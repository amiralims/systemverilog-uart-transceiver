==> flow/design.v <==
`timescale 1ns / 1ps
module uart_echo(
    input logic clk,
    input logic reset,
    input logic uart_rx_in,
    output logic uart_tx_out,
    output logic debug_rx,
    output logic debug_tx,
    output logic debug_data_ready
    );
    logic[7:0] data_from_rx;
    logic[7:0] data_to_tx;
    logic data_ready;  
    logic start_transmit;  
    logic echo_start;  
    logic framing_error;
    logic tx_busy;
    uart_rx receiver(
        .clk            (clk),
        .reset          (reset),
        .rx_in          (uart_rx_in),
        .data_received  (data_from_rx),
        .data_ready     (data_ready),
        .framing_error  (framing_error)
        );
    uart_tx transmitter(
        .clk            (clk),
        .reset          (reset),
        .tx_start       (start_transmit),
        .data_in        (data_to_tx),
        .tx_out         (uart_tx_out),
        .tx_busy        (tx_busy)
        );
     always_ff @(posedge clk) begin
        if(reset) begin
            start_transmit <= 0;
            data_to_tx <= 8'b0;
        end
        else begin
            if(data_ready)
                echo_start <= 1'b1;
            else
                echo_start <= 1'b0;
            if(echo_start) begin
                start_transmit <= 1'b1;
                data_to_tx <= data_from_rx;
            end
            else 
                start_transmit <= 1'b0;
        end
     end
     assign debug_rx = uart_rx_in;
     assign debug_tx = uart_tx_out;
     assign debug_data_ready = data_ready;
endmodule
`timescale 1ns / 1ps
module uart_rx(
    input logic clk,
    input logic reset,
    input logic rx_in,
    output logic[7:0] data_received,
    output logic data_ready,
    output logic framing_error
    );
    localparam clk_freq = 32'd12_000_000;
    localparam baudrate = 32'd9600;
    localparam cycles_per_tick = clk_freq / (baudrate * 16);  
    logic[15:0] timer_counter;
    logic timer_tick;
    logic[7:0] tick_counter;
    logic bit_done;  
    logic rx_in_metas;  
    logic rx_in_sync;  
    typedef enum logic[1:0] {
        IDLE,
        START,
        DATA,
        STOP
    } rx_states;
    rx_states state, next_state;
    logic[7:0] buffer;
    logic data_done;
    logic[3:0] data_counter;
    logic start_check;  
    logic stop_check;  
    always_ff @(posedge clk) begin
        if(reset | (state == IDLE) | (timer_counter == cycles_per_tick - 1)) 
            timer_counter <= 0;
        else
            timer_counter <= timer_counter + 1;
    end
    assign timer_tick = (timer_counter == cycles_per_tick - 1); 
    always_ff @(posedge clk) begin
        if(reset) begin
            rx_in_metas <= 0;
            rx_in_sync <= 0;
        end
        else begin
            rx_in_metas <= rx_in;
            rx_in_sync <= rx_in_metas;
        end
    end
    always_comb begin
        case (state)
            IDLE: next_state = rx_in_sync ? IDLE : START;
            START: next_state = bit_done ? (start_check ? DATA : IDLE) : START;
            DATA: next_state = data_done ? STOP : DATA;
            STOP: next_state = bit_done ? IDLE : STOP;
            default: next_state = IDLE;
        endcase
    end   
    always_ff @(posedge clk) begin
        if(reset) begin
            state <= IDLE;
            tick_counter <= 0;
            data_counter <= 0;
            buffer <= 0;
            start_check <= 0;
            stop_check <= 0;
            data_received <= 0;
        end
        else begin
            state <= next_state;
            if ((state == STOP) && (next_state == IDLE))
                data_received <= buffer;
            if(timer_tick) begin 
                if(tick_counter == 8'd15) begin  
                    tick_counter <= 0;
                    if(state == DATA) begin
                        if(data_counter == 3'd7)
                            data_counter <= 0;
                        else
                            data_counter <= data_counter + 1;
                        stop_check <= 0;
                        start_check <= 0;
                    end
                end
                else if(tick_counter == 8'd7) begin   
                    tick_counter <= tick_counter + 1;
                    if(state == START)
                        start_check <= ~rx_in_sync;
                    else if(state == STOP)
                        stop_check <= rx_in_sync;
                    else if(state == DATA)
                        buffer[data_counter] <= rx_in_sync;
                end
                else
                    tick_counter <= tick_counter + 1;
            end
        end
    end
    assign bit_done = (tick_counter == 8'd15) && timer_tick;
    assign data_done = (data_counter == 3'd7) && bit_done;
    assign data_ready = (state == STOP) && (next_state == IDLE) && stop_check;
    assign framing_error = (state == STOP) && (next_state == IDLE) && ~stop_check;
endmodule
`timescale 1ns / 1ps
module uart_tx(
    input logic clk,
    input logic reset,
    input logic tx_start,
    input logic[7:0] data_in,
    output logic tx_out,
    output logic tx_busy
    );
    localparam clk_freq = 32'd12_000_000;
    localparam baudrate = 32'd9600;
    localparam baud_cycles = clk_freq / baudrate;
    logic[31:0] baud_counter;
    logic baud_tick;
    typedef enum logic[1:0] {
        IDLE,
        START,
        DATA,
        STOP
    } tx_states;
    tx_states state, next_state;
    logic[7:0] buffer;
    logic data_done;
    logic[3:0] data_counter;
    always_ff @(posedge clk) begin
        if(reset | (state == IDLE) | (baud_counter == baud_cycles - 1)) 
            baud_counter <= 0;
        else
            baud_counter <= baud_counter + 1;
    end
    assign baud_tick = (baud_counter == baud_cycles - 1);    
    always_comb begin
        case (state)
            IDLE: next_state = tx_start ? START : IDLE;
            START: next_state = baud_tick ? DATA : START;
            DATA: next_state = data_done ? STOP : DATA;
            STOP: next_state = baud_tick ? IDLE : STOP;
            default: next_state = IDLE;
        endcase
    end
    always_ff @(posedge clk) begin
        if(reset)
            buffer <= 0;
        else if((state == IDLE) && (next_state == START))
            buffer <= data_in;
    end
    always_ff @(posedge clk) begin
        if (reset) begin
            state <= IDLE;
            data_counter <= 0;
        end
        else begin
            if (state == DATA) begin  
                if (baud_tick) begin
                    if (data_counter == 4'd7) 
                        data_counter <= 0;
                    else 
                    data_counter <= data_counter + 1;
                end
            end
            state <= next_state;    
        end
    end
    assign data_done = ((data_counter == 4'd7) && baud_tick);
    always_comb begin
        case(state) 
            IDLE: begin 
                tx_out = 1;
                tx_busy = 0;
                end
            START: begin
                tx_out = 0;
                tx_busy = 1;
                end
            DATA: begin
                tx_out = buffer[data_counter];
                tx_busy = 1;
                end
            STOP: begin
                tx_out = 1;
                tx_busy = 1;
                end
             default: begin
                tx_out = 1;
                tx_busy = 0;
                end
        endcase
    end
endmodule
# From RTL to reports: uart_echo
# Tool output for the design above, in the order of the flow.
# Line numbers count from 1 in the design file above.
# Cell names lack the library's common part.
# Not given: n/a
dict set report inputs {
  top_module {uart_echo}
  clock {clk}
  library {sky130hd}
  lib_corner {tt_025C_1v80}
}

# After elaboration
# Source: Yosys, flattened and elaborated, memories not mapped. Widths are those after wreduce. Registers that Yosys merges into a memory's read port (data or address) are not register bits. Print and check cells do not count. Equal cells are merged and count once.
dict set report op_classes {
  n_addsub 6
  multipliers 0
  n_div 0
  compare 0
  equal 15
  n_shift 3
  n_mux 25
  n_logic 11
  reduce_logical 18
}
# operator count
set ops {}
lappend ops {{adder 32 x 1 -> 32 bit with constant B} 1}
lappend ops {{equality test 32 x 11 -> 1 bit with constant B} 1}
lappend ops {{adder 16 x 1 -> 16 bit with constant B} 1}
lappend ops {{equality test 16 x 7 -> 1 bit with constant B} 1}
lappend ops {{parallel mux 2 bit (select 4 bit)} 2}
lappend ops {{2-to-1 mux 1 bit} 14}
lappend ops {{2-to-1 mux 2 bit} 5}
lappend ops {{variable shift 1 x 5 -> 8 bit} 1}
lappend ops {{variable shift 1 x 5 -> 8 bit with constant A} 1}
lappend ops {{equality test 2 bit with constant B} 4}
lappend ops {{adder 4 x 1 -> 4 bit with constant B} 2}
lappend ops {{equality test 4 x 3 -> 1 bit with constant B} 2}
lappend ops {{adder 8 x 1 -> 8 bit with constant B} 1}
lappend ops {{equality test 8 x 3 -> 1 bit with constant B} 1}
lappend ops {{equality test 8 x 4 -> 1 bit with constant B} 1}
lappend ops {{indexed select 8 x 4 -> 1 bit} 1}
lappend ops {{AND 8 bit} 1}
lappend ops {{bitwise OR 8 bit} 1}
lappend ops {{NOT 8 bit} 1}
lappend ops {{2-to-1 mux 8 bit} 1}
lappend ops {{2-to-1 mux 4 bit} 2}
lappend ops {{logical AND 1 bit} 6}
lappend ops {{equality test 2 x 1 -> 1 bit with constant B} 3}
lappend ops {{zero test 2 bit} 3}
lappend ops {{nonzero test 2 bit} 3}
lappend ops {{AND reduction 6 bit} 1}
lappend ops {{negation 4 -> 5 bit} 1}
lappend ops {{AND reduction 5 bit} 1}
# Other operator kinds: 9; their cells: 15.
dict set report bits {
  reg_bits 106
  latchBits 0
  mem_bits_rw 0
  mem_bits_ro 0
  clocked_rd_ports_x_width 0
  memories 0
  input_bits 3
  output_inout_bits 4
  wordCells 95
}

# Longest topological paths
# Longest topological path by Yosys (ltp), each cell counted once; first at word level (registers and memories cut), then after technology mapping (sequential cells cut; the memories' decode and read muxes count).
dict set report depth {
  depth_word 9
  abc_area 1
  depth_mapped 13
  depth_no_buf 12
}

# Netlist
# Source: synth_stat.txt of the flow (Yosys; design flattened, memories mapped). It holds for the ABC_AREA given above (unset counts as 0); a run with the other value may have another netlist.
# Totals and module areas in this step are rounded.
# cell count area_total_um2
set by_type {}
lappend by_type {dfxtp_1 109 2.18E+03}
lappend by_type {nand2_1 135 506.736}
lappend by_type {nor2_1 124 465.446}
lappend by_type {inv_1 109 409.142}
lappend by_type {a21oi_1 50 250.24}
lappend by_type {nand3_1 49 245.235}
lappend by_type {o21ai_0 36 180.173}
lappend by_type {nor3_1 32 160.154}
lappend by_type {ha_1 11 137.632}
lappend by_type {nand4_1 19 118.864}
lappend by_type {xor2_1 12 105.101}
lappend by_type {nor2_2 13 81.328}
lappend by_type {nor3b_1 10 75.072}
lappend by_type {a211oi_1 9 67.565}
lappend by_type {a21oi_2 6 52.55}
lappend by_type {xnor2_1 5 43.792}
lappend by_type {nor2_8 2 40.038}
lappend by_type {nand2_2 6 37.536}
# Not listed: further types 26, cells in them 57.
dict set report mapped {
  cells 794
  mapped_area_um2 5607
  seq_area_um2 2212
  flip_flops 110
  buffers 13
}

# Worst setup path after synthesis
# Path of least setup slack by OpenSTA after synthesis, without wires, with an ideal clock, recovery checks aside; 20% of the period is set as input and as output delay. Where synthesis merged equal registers, the netlist keeps one of their names.
dict set report synth_path {
  path_kind {reg-to-output}
  startpoint {reg receiver.tick_counter[0]}
  endpoint {out debug_data_ready}
  tclk_ps 2280
  output_delay_ps 456
  t_first_pin_ps 0
  arrival_time_ps 1512
  required_time_ps 1824
  slack_ps 312
  delay_ps 1512
  path_stages 9
  path_buffers 1
  synth_period_reached_ps 1968
}
# "delay_ps" is the arrival time less input delay plus setup time.
# At an output port there is no setup time.
# "path_stages": output pins that drive a net of the path, with the launching flip-flop's if there is one; two outputs of one cell count as two.
# "synth_period_reached_ps" = period - worst setup slack (recovery checks aside). The figure is calculated, with input and output delays left at 20% of the set period.
# The rows between start and end are the longest chain of elaborated cells between them; the timing report does not say that the signal goes this way. Where chains are equally long, one stands for them.
# Each line given opens the expression or statement behind the cell; cells for indexed reads and writes are added by Yosys, which also makes memories of some case tables.
# A register here has more assigning lines than the two given.
dict set report synth_via {
  cell_sequence {dfxtp_1 ha_1 nand2_1 inv_1 nand2_1 nor2_4 nand4_2 buf_2 nor2_1}
  elab_chain_len 8
  cells_between 10
  classes_between {eq/ne: 1; mux: 4; reduce/logical: 5}
}
# element line_no
set synth_rtl {}
lappend synth_rtl {{start, declared} 70} ;# logic[7:0] tick_counter;
lappend synth_rtl {{start, assigned} 139} ;# tick_counter <= tick_counter + 1;
lappend synth_rtl {{start, assigned} 148} ;# tick_counter <= tick_counter + 1;
lappend synth_rtl {{equality test 8 x 4 -> 1 bit} 152} ;# assign bit_done = (tick_counter == 8'd15) && timer_tick;
lappend synth_rtl {{logical AND 1 bit} 152}
lappend synth_rtl {{logical AND 1 bit} 153} ;# assign data_done = (data_counter == 3'd7) && bit_done;
lappend synth_rtl {{2-to-1 mux 1 bit} 107} ;# DATA: next_state = data_done ? STOP : DATA;
lappend synth_rtl {{parallel mux 2 bit (select 4 bit)} 104} ;# case (state)
lappend synth_rtl {{zero test 2 bit} 154} ;# assign data_ready = (state == STOP) && (next_state == IDLE) && stop_check;
lappend synth_rtl {{logical AND 1 bit x2} 154}
lappend synth_rtl {{end, declared} 9} ;# output logic debug_data_ready

Data sheet: physical implementation of uart_echo

uart_echo: 2 stored runs of the Yosys and OpenROAD flow on sky130hd. The settings differ; the order carries no meaning. The constraints put input and output delay at 20% of the set period each and load the outputs with 0.01 pF.

# job 1
==> flow/run.sh <==
#!/bin/bash
# the make line also repeats the synthesis and layout settings of config.mk as NAME=value (left out here)
make -C /OpenROAD-flow-scripts/flow DESIGN_CONFIG=/design/flow/config.mk WORK_HOME=/design/flow/orfs CLKGATE_MAP_FILE= finish
==> flow/config.mk <==
export PLATFORM = sky130hd
export DESIGN_NAME = uart_echo
export DESIGN_NICKNAME = uart_echo
export VERILOG_FILES = /design/flow/design.v
export SDC_FILE = /design/flow/constraint.sdc
export NUM_CORES = 4
export LEC_CHECK = 0
export ABC_AREA = 1
export CAP_MARGIN = 20
export CELL_PAD_IN_SITES_GLOBAL_PLACEMENT = 2
export CORE_ASPECT_RATIO = 0.74
export CORE_MARGIN = 8
export CORE_UTILIZATION = 61
export PLACE_DENSITY_LB_ADDON = 0.24
export SETUP_SLACK_MARGIN = 0.25
export SLEW_MARGIN = 20
==> flow/constraint.sdc <==
create_clock -name core_clock -period 1.3 [get_ports {clk}]
set_input_delay 0.2600 -clock core_clock [delete_from_list [all_inputs] [get_ports {clk}]]
set_output_delay 0.2600 -clock core_clock [all_outputs]
set_load 0.01 [all_outputs]

==> job 1: results <==
outcome="not finished: placement ended with error FLW-0024"

# job 2
==> flow/run.sh <==
#!/bin/bash
# the make line also repeats the synthesis and layout settings of config.mk as NAME=value (left out here)
make -C /OpenROAD-flow-scripts/flow DESIGN_CONFIG=/design/flow/config.mk WORK_HOME=/design/flow/orfs CLKGATE_MAP_FILE= finish
==> flow/config.mk <==
export PLATFORM = sky130hd
export DESIGN_NAME = uart_echo
export DESIGN_NICKNAME = uart_echo
export VERILOG_FILES = /design/flow/design.v
export SDC_FILE = /design/flow/constraint.sdc
export NUM_CORES = 4
export LEC_CHECK = 0
export CAP_MARGIN = 20
export CELL_PAD_IN_SITES_DETAIL_PLACEMENT = 2
export CELL_PAD_IN_SITES_GLOBAL_PLACEMENT = 3
export CORE_ASPECT_RATIO = 1.83
export CORE_MARGIN = 4
export CORE_UTILIZATION = 68
export CTS_CLUSTER_DIAMETER = 380
export MIN_ROUTING_LAYER = met2
export PLACE_DENSITY_LB_ADDON = 0.15
export SETUP_SLACK_MARGIN = -0.06
export SLEW_MARGIN = 20
export TNS_END_PERCENT = 5
==> flow/constraint.sdc <==
create_clock -name core_clock -period 1.89 [get_ports {clk}]
set_input_delay 0.3780 -clock core_clock [delete_from_list [all_inputs] [get_ports {clk}]]
set_output_delay 0.3780 -clock core_clock [all_outputs]
set_load 0.01 [all_outputs]

==> job 2: results <==
outcome="not finished: placement ended with error FLW-0024"
